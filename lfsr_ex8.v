==> flow/design.v <==
module lfsr_ex8 (clk, en, prbs);
	input clk;
	input en;
	output [13:0] prbs;
	reg [13:0] sreg;
	initial sreg = 14'b1;
	always @ (posedge clk)
		if (en==1'b1)
		sreg <= {8'b0, sreg[4:0], sreg[5] ^ sreg[0]};
	assign prbs = {sreg[5:0], 8'b0} - {6'b0, sreg[5:0], 2'b0} - {7'b0, sreg[5:0], 1'b0};
endmodule
Step by step through the tools: lfsr_ex8. The steps from the RTL of lfsr_ex8 to its reports follow in flow order. Line numbers count from 1 in the design file above. Operators: Yosys type, input widths -> output width; for muxes data width and select width s. The mark - stands for no value.

Top: lfsr_ex8. Clock input: clk. Standard-cell library: sky130hd. Library corner: tt_025C_1v80.

Elaborated design. Counts by Yosys on the flattened word-level netlist (proc, flatten, opt, wreduce; memories kept). Register bits leave out memories and registers merged into their read ports (data or address); mux counts leave out enables and synchronous resets folded into registers. Print and check cells are left out. Cells with the same type and inputs are merged into one.

The figure for multiplexer cells is 0. For multiply operators the number is 0. The figure for shift-type cells is 0. Under add/subtract/negate cells stands 2. For equality and inequality tests the number is 0. The figure for reductions and logical operators is 0. For bitwise logic cells the number is 1. The figure for $lt $le $gt $ge is 0. The figure for div/mod/pow operators is 0.

Operators by type and width (number): $sub 14x7->14 (1); $sub 14x8->14 (1); $xor 1x1->1 (1).

The entry for output and inout port bits reads 14. For bits in read-only memories the number is 0. The entry for latch bits reads 0. For bits in registers the number is 6. For memories kept the number is 0. Memory bits (writable): 0. Under word width x clocked read ports stands 0. Input bits: 2.

Longest topological paths. Yosys ltp: most cells in a row. Word level: on the elaborated netlist, between registers, memories and ports. Mapped: between sequential cells and ports; inverters and the memories' decode and read muxes count.

For depth after elaboration the number is 2. The figure for ABC_AREA is 0. The figure for depth in mapped cells is 8. The figure for gate-level depth less buffers is 8.

After synthesis. Yosys stat after the flow's synthesis: flattened, memories mapped to cells. It holds for the ABC_AREA given above (unset counts as 0); a run with the other value may have another netlist.

Under standard cells after synthesis stands 86. The figure for area of sequential cells is 180.2 µm². Under mapped flip-flops stands 6. For chip area (Yosys) the number is 769.5 µm².

Cell types: sky130_fd_sc_hd__edfxtp_1 (number 6, area in all 180.173 µm²); sky130_fd_sc_hd__ha_1 (number 12, area in all 150.144 µm²); sky130_fd_sc_hd__xnor2_1 (number 9, area in all 78.826 µm²); sky130_fd_sc_hd__inv_1 (number 9, area in all 33.782 µm²); sky130_fd_sc_hd__nand2_1 (number 7, area in all 26.275 µm²); sky130_fd_sc_hd__a31oi_4 (number 1, area in all 21.27 µm²); sky130_fd_sc_hd__a21oi_1 (number 4, area in all 20.019 µm²); sky130_fd_sc_hd__o21ai_0 (number 4, area in all 20.019 µm²); sky130_fd_sc_hd__xor2_1 (number 2, area in all 17.517 µm²); sky130_fd_sc_hd__xnor2_2 (number 1, area in all 16.266 µm²); sky130_fd_sc_hd__xor2_2 (number 1, area in all 16.266 µm²); sky130_fd_sc_hd__buf_4 (number 2, area in all 15.014 µm²); sky130_fd_sc_hd__nor2_1 (number 4, area in all 15.014 µm²); sky130_fd_sc_hd__nor3_1 (number 3, area in all 15.014 µm²); sky130_fd_sc_hd__a31oi_1 (number 2, area in all 12.512 µm²); sky130_fd_sc_hd__nand4_1 (number 2, area in all 12.512 µm²); sky130_fd_sc_hd__mux2_2 (number 1, area in all 11.261 µm²); sky130_fd_sc_hd__nand3_1 (number 2, area in all 10.01 µm²).

Not listed: further types 14, cells in them 14.

Timing after synthesis. Source: OpenSTA report_checks on the synthesized netlist (no wires, ideal clock, input and output delay 20% of the period each), path of least setup slack; recovery checks are left aside. Register names are those of the netlist, which keeps one name where synthesis merged equal registers.

Kind: reg-to-output. Start point: register sreg[2]. End point: output port prbs[13]. Path buffers: 0. Under arrival stands 2076 ps. The entry for required time reads 3472 ps. The entry for stages on the path reads 9. Slack: 1396 ps. For period the number is 4340 ps. The figure for delay of the path is 2076 ps. For external output delay the number is 868 ps. For synthesis period reached the number is 2944 ps.

"delay of the path" is the arrival time less input delay plus setup time. At an output port there is no setup time. "stages on the path": output pins that drive a net of the path, with the launching flip-flop's if there is one; two outputs of one cell count as two. "synthesis period reached" = period - worst setup slack (recovery checks aside). The figure is calculated, with input and output delays left at 20% of the set period. Between the ends stands the longest chain of elaborated cells between them, by number of cells; it is not shown to be the way that was timed. Of several equally long chains one is given. Each line given opens the expression or statement behind the cell; cells for indexed reads and writes are added by Yosys, which also makes memories of some case tables.

Cells stage by stage: sky130_fd_sc_hd__edfxtp_1 -> sky130_fd_sc_hd__inv_1 -> sky130_fd_sc_hd__ha_1 -> sky130_fd_sc_hd__ha_1 -> sky130_fd_sc_hd__nor2b_1 -> sky130_fd_sc_hd__o21ai_2 -> sky130_fd_sc_hd__a31oi_4 -> sky130_fd_sc_hd__or4_1 -> sky130_fd_sc_hd__nand3_1. Under cells in the longest elaborated chain stands 2.

RTL lines, path post-synthesis: start: declaration (line 5) `reg [13:0] sreg;`; start: assignment (line 9) `sreg <= {8'b0, sreg[4:0], sreg[5] ^ sreg[0]};`; $sub 14x8->14 (line 10) `assign prbs = {sreg[5:0], 8'b0} - {6'b0, sreg[5:0], 2'b0} - {7'b0, sreg[5:0], 1'b0};`; $sub 14x7->14 (line 10); end: declaration (line 4) `output [13:0] prbs;`.

Path in the finished layout. From the final timing report of run 1: the path of least setup slack in the routed layout; clock arrival at registers is part of the times. The path's times are printed in steps of 10 ps; the period is the one set.

Kind: reg-to-output. Start point: register sreg[2]. End point: output port prbs[13]. Under arrival stands 2260 ps. The entry for stages on the path reads 13. Path buffers: 5. The entry for required time reads 2060 ps. For external output delay the number is 520 ps. For period the number is 2580 ps. Slack: -200 ps.

Between the ends stands the longest chain of elaborated cells between them, by number of cells; it is not shown to be the way that was timed. Of several equally long chains one is given.

Cells stage by stage: sky130_fd_sc_hd__edfxtp_1 -> sky130_fd_sc_hd__inv_2 -> sky130_fd_sc_hd__buf_6 -> sky130_fd_sc_hd__ha_4 -> sky130_fd_sc_hd__xor2_4 -> sky130_fd_sc_hd__buf_6 -> sky130_fd_sc_hd__o21ai_4 -> sky130_fd_sc_hd__a31oi_4 -> sky130_fd_sc_hd__buf_6 -> sky130_fd_sc_hd__buf_4 -> sky130_fd_sc_hd__nand4_1 -> sky130_fd_sc_hd__nand3_1 -> sky130_fd_sc_hd__buf_2. Under cells in the longest elaborated chain stands 2.

RTL lines, path post-layout: start: declaration (line 5) `reg [13:0] sreg;`; start: assignment (line 9) `sreg <= {8'b0, sreg[4:0], sreg[5] ^ sreg[0]};`; $sub 14x8->14 (line 10) `assign prbs = {sreg[5:0], 8'b0} - {6'b0, sreg[5:0], 2'b0} - {7'b0, sreg[5:0], 1'b0};`; $sub 14x7->14 (line 10); end: declaration (line 4) `output [13:0] prbs;`.

# Flow runs of lfsr_ex8

Design lfsr_ex8 on sky130hd. What follows are 2 stored runs of the flow, each under its own settings; their order means nothing. The constraints put input and output delay at 20% of the set period each and load the outputs with 0.01 pF. "achieved clock period" = clock period - worst setup slack. The figure is calculated, with input and output delays left at 20% of the set period. "time of the worst setup path" means the part of the period allowed to the worst setup path (the constraints hold back 20% at inputs and 20% at outputs) less its slack; where the path has registers, the arrival times of their clocks count too. "power consumption" is the tool's figure for a default switching activity; nothing was simulated. "time of the worst setup path" is known to 10 ps.

Files of run 1:
==> flow/run.sh <==
#!/bin/bash
# the make line also repeats the synthesis and layout settings of config.mk as NAME=value (left out here)
make -C /OpenROAD-flow-scripts/flow DESIGN_CONFIG=/design/flow/config.mk WORK_HOME=/design/flow/orfs CLKGATE_MAP_FILE= finish
==> flow/config.mk <==
export PLATFORM = sky130hd
export DESIGN_NAME = lfsr_ex8
export DESIGN_NICKNAME = lfsr_ex8
export VERILOG_FILES = /design/flow/design.v
export SDC_FILE = /design/flow/constraint.sdc
export NUM_CORES = 4
export LEC_CHECK = 0
export CAP_MARGIN = 20
export CORE_MARGIN = 2
export CORE_UTILIZATION = 40
export SLEW_MARGIN = 20
==> flow/constraint.sdc <==
create_clock -name core_clock -period 2.58 [get_ports {clk}]
set_input_delay 0.5160 -clock core_clock [delete_from_list [all_inputs] [get_ports {clk}]]
set_output_delay 0.5160 -clock core_clock [all_outputs]
set_load 0.01 [all_outputs]

Results of run 1. The achieved clock period is 2781 ps. The setup slack of the critical path stands at -201 ps. The full die area is 2290.6 µm². The lowest hold slack reads 471 ps. For the power consumption the run shows 736.4 µW. The post-synthesis cell area comes to 769.5 µm². For the time of the worst setup path the run shows 2260 ps. Critical path kind: reg-to-output. The utilization of the finished layout comes to 86.0%.

Files of run 2:
==> flow/run.sh <==
#!/bin/bash
# the make line also repeats the synthesis and layout settings of config.mk as NAME=value (left out here)
make -C /OpenROAD-flow-scripts/flow DESIGN_CONFIG=/design/flow/config.mk WORK_HOME=/design/flow/orfs CLKGATE_MAP_FILE= finish
==> flow/config.mk <==
export PLATFORM = sky130hd
export DESIGN_NAME = lfsr_ex8
export DESIGN_NICKNAME = lfsr_ex8
export VERILOG_FILES = /design/flow/design.v
export SDC_FILE = /design/flow/constraint.sdc
export NUM_CORES = 4
export LEC_CHECK = 0
export ABC_AREA = 1
export CAP_MARGIN = 20
export CELL_PAD_IN_SITES_DETAIL_PLACEMENT = 2
export CORE_ASPECT_RATIO = 1.27
export CORE_MARGIN = 2
export CORE_UTILIZATION = 43
export GPL_TIMING_DRIVEN = 1
export HOLD_SLACK_MARGIN = 0.26
export PLACE_DENSITY_LB_ADDON = 0.25
export SLEW_MARGIN = 0
==> flow/constraint.sdc <==
create_clock -name core_clock -period 2.02 [get_ports {clk}]
set_input_delay 0.4040 -clock core_clock [delete_from_list [all_inputs] [get_ports {clk}]]
set_output_delay 0.4040 -clock core_clock [all_outputs]
set_load 0.01 [all_outputs]

Outcome of run 2: stopped before the end: placement reported DPL-0033.
