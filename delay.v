==> flow/design.v <==
module delay (clk, trigger, N, time_out);
	input clk, trigger;
	input [13:0] N;
	output time_out;
	reg [13:0] count;
	reg time_out;
	reg [1:0] state;
	parameter IDLE = 2'b00, 	 COUNTING = 2'b01;
	parameter TIME_OUT = 2'b10, WAIT_LOW = 2'b11;
	initial state = IDLE;
	always @ (posedge clk) 
		case (state)
			IDLE: if (trigger==1'b1)
						state <= COUNTING;
				  else
						count <= N - 1'b1;
			COUNTING: if (count==0)
							begin
							count = N - 1'b1;
							state <=	TIME_OUT;
							end
						 else
							count <= count - 1'b1;
			TIME_OUT: if (trigger==1'b0)
							state <= IDLE;
						 else
							state <= WAIT_LOW;
			WAIT_LOW: if (trigger==1'b0)
							state <= IDLE;
			default: ;
		 endcase
	always @ (*)
		case (state)
			IDLE:			time_out = 1'b0;
			COUNTING:	time_out = 1'b0;
			TIME_OUT:	time_out = 1'b1;
			WAIT_LOW:	time_out = 1'b0;
			default: ;
		endcase
endmodule
# Tool chain data of delay
# The steps from the RTL of delay to its reports follow in flow order.
# Lines are those of the file above, counted from 1.
# Operators: Yosys type, input widths -> output width; for muxes data width and select width s.
# Cell names lack the library's common part.
inputs:
  top_module: "delay"
  clk_port: "clk"
  library: "sky130hd"
  lib_corner: "tt_025C_1v80"

# Word-level counts
# Yosys after proc, flatten, opt, wreduce and memory -nomap, before mapping. Memory bits, and registers merged into a memory's read port (data or address), are not among the register bits. Print and check cells are not counted. Equal cells are merged and count once.
classes:
  mux: 9
  n_reduce_logical: 7
  equal: 7
  n_addsub: 2
  bitwise: 1
ops:
  columns: ["op", "n"]
  rows:
  - ["$sub 14x1->14 const B", 2]
  - ["$pmux 14 s2", 1]
  - ["$mux 14", 2]
  - ["$logic_not 14->1", 1]
  - ["$ne 2x2->1 const B", 4]
  - ["$pmux 2 s4", 1]
  - ["$mux 2", 4]
  - ["$eq 2x2->1 const B", 2]
  - ["$reduce_and 4->1", 1]
  - ["$reduce_bool 4->1", 1]
  - ["$reduce_or 3->1", 1]
  - ["$eq 2x1->1 const B", 1]
  - ["$logic_not 2->1", 1]
  - ["$reduce_and 2->1", 1]
  - ["$reduce_or 2->1", 1]
  - ["$pmux 1 s2", 1]
  - ["$not 1->1", 1]
bits:
  word_cells: 28
  register_bits: 16
  input_bits: 16

# Depth
# Longest topological path by Yosys (ltp), each cell counted once; first at word level (registers and memories cut), then after technology mapping (sequential cells cut; the memories' decode and read muxes count).
depth:
  depth_word: 4
  ABC_AREA: 0
  depth_mapped: 7

# Mapped cells and area
# The flow's flattened synthesis, as Yosys stat reports it; memories are mapped. The netlist is that of the ABC_AREA named above (0 if unset); the other value can give another one.
# The area totals of this step are shown rounded.
types:
  columns: ["type", "n"]
  rows:
  - ["edfxtp_1", 16]
  - ["mux2i_1", 13]
  - ["xnor2_1", 14]
  - ["xor2_1", 9]
  - ["nor2_1", 11]
  - ["and4bb_1", 2]
  - ["ha_1", 2]
  - ["nor4_2", 2]
  - ["inv_1", 6]
  - ["or4_4", 2]
  - ["nor4_4", 1]
  - ["nand3_1", 4]
  - ["nor3_2", 2]
  - ["nor4_1", 3]
  - ["o31a_1", 2]
  - ["nand2_1", 4]
  - ["nor3_1", 3]
  - ["nand4_1", 2]
# Other cell types: 12; their cells: 13.
synth_totals:
  ffs: 16
  cell_count: 111
  sequential_area_um2: 480
  n_buf: 1
  synth_area_um2: 1210

# Worst setup path after synthesis
# OpenSTA on the mapped netlist: ideal clock, no wires. The path of least setup slack (recovery checks aside). Input and output delay are each 20% of the period. Register names are those of the netlist, which keeps one name where synthesis merged equal registers.
synth_timing:
  kind: "input -> register"
  from: "input port N[0]"
  to: "register count[12]"
  stages: 6
  period_ps: 2720
  arrival_time_ps: 1621
  setup_slack_ps: 830
  t_first_pin_ps: 544
  delay_ps: 1346
  period_less_setup_slack_ps: 1890
# "delay_ps" = arrival - input delay + setup time.
# "stages" counts driving pins, that of a launching flip-flop among them; a cell with two outputs on the path counts twice.
# "period_less_setup_slack_ps" = period - worst setup slack (recovery checks aside). The figure is calculated, with input and output delays left at 20% of the set period.
# The rows between start and end are the longest chain of elaborated cells between them; the timing report does not say that the signal goes this way. Where chains are equally long, one stands for them.
# A line is the first line of the expression or statement that the cell stems from. Yosys adds cells for indexed reads and writes and turns some case tables into memories.
# A register here has more assigning lines than the two given.
synth_between:
  cell_sequence: "inv_1 -> ha_1 -> or3b_1 -> and4bb_1 -> xnor2_1 -> a22oi_1"
  elab_chain_cells: 3
synth_lines:
  columns: ["item", "line_no", "rtl"]
  rows:
  - ["from (decl)", 3, "input [13:0] N;"]
  - ["$sub 14x1->14", 19, "count = N - 1'b1;"]
  - ["$mux 14", 17, "COUNTING: if (count==0)"]
  - ["$pmux 14 s2", 12, "case (state)"]
  - ["to (assign)", 16, "count <= N - 1'b1;"]
  - ["to (assign)", 19, null]
  - ["to (decl)", 5, "reg [13:0] count;"]

# Timing after layout
# Path of least setup slack in the final report of run 1 (OpenROAD, finished layout, wires in). Where an end is a register, its clock arrival counts in the times.
# The report prints the path's times to 10 ps; the period is as set.
layout_timing:
  kind: "register -> register"
  from: "register count[0]"
  to: "register count[10]"
  period_ps: 3220
  stages: 7
  t_first_pin_ps: 290
  arrival_time_ps: 2660
  setup_slack_ps: 680
# The rows between start and end are the longest chain of elaborated cells between them; the timing report does not say that the signal goes this way. Where chains are equally long, one stands for them.
# A register here has more assigning lines than the two given.
layout_between:
  cell_sequence: "edfxtp_1 -> inv_1 -> ha_1 -> nor3b_2 -> nand4_1 -> nand2_1 -> mux2i_1"
  elab_chain_cells: 3
layout_lines:
  columns: ["item", "line_no", "rtl"]
  rows:
  - ["from (decl)", 5, "reg [13:0] count;"]
  - ["from (assign)", 16, "count <= N - 1'b1;"]
  - ["from (assign)", 19, "count = N - 1'b1;"]
  - ["$sub 14x1->14", 23, "count <= count - 1'b1;"]
  - ["$mux 14", 17, "COUNTING: if (count==0)"]
  - ["$pmux 14 s2", 12, "case (state)"]
  - ["to (assign)", 16, null]
  - ["to (assign)", 19, null]
  - ["to (decl)", 5, null]

# Below are 2 stored runs of the flow (Yosys, OpenROAD; platform sky130hd) on delay, each with its settings and what was measured, unordered. Constraints: input delay and output delay 20% of the set period each, output load 0.01 pF.
# By "period_reached_ps" is meant the clock period of the run minus its worst setup slack. This is arithmetic on one report: input and output delays are still those of the set period (20% each).
# "worstPathTime_ps" means the part of the period allowed to the worst setup path (the constraints hold back 20% at inputs and 20% at outputs) less its slack; where the path has registers, the arrival times of their clocks count too.
# "power_total_uw" rests on the timing tool's default activity at the inputs, not on a simulated workload.
# "worstPathTime_ps" is given in steps of 10 ps.
# The results are shown rounded.
runs:
  - name: "run 1"
    settings:
      period_ns: 3.22
      CORE_UTILIZATION: 70
      SETUP_SLACK_MARGIN: -0.02
      PLACE_DENSITY_LB_ADDON: 0.26
      SLEW_MARGIN: 25
      MIN_ROUTING_LAYER: "met2"
      MAX_ROUTING_LAYER: "met4"
      CAP_MARGIN: 20
      CORE_MARGIN: 2
    results:
      fin_tns_ps: 0
      worst_setup_slack_ps: 676
      power_total_uw: 1070
      period_reached_ps: 2544
      post_synth_area_um2: 1210
      stdcell_area_um2: 1420
      die_area_um2: 2080
      worstPathTime_ps: 2540
      timing.worst_path_kind: "register -> register"
      post_route_util_pct: 84.8
      hold_ws_ps: 636
  - name: "run 2"
    settings:
      period_ns: 3.14
      CORE_UTILIZATION: 47
      HOLD_SLACK_MARGIN: 0.22
      CELL_PAD_IN_SITES_DETAIL_PLACEMENT: 0
      TNS_END_PERCENT: 100
      ABC_AREA: 1
      CTS_CLUSTER_DIAMETER: 270
      MIN_ROUTING_LAYER: "met2"
      CAP_MARGIN: 20
      CORE_MARGIN: 2
      SLEW_MARGIN: 20
    results:
      fin_tns_ps: 0
      worst_setup_slack_ps: 1080
      power_total_uw: 1200
      period_reached_ps: 2062
      post_synth_area_um2: 1370
      stdcell_area_um2: 1580
      die_area_um2: 3350
      worstPathTime_ps: 1430
      timing.worst_path_kind: "register -> output"
      post_route_util_pct: 57.4
      hold_ws_ps: 703
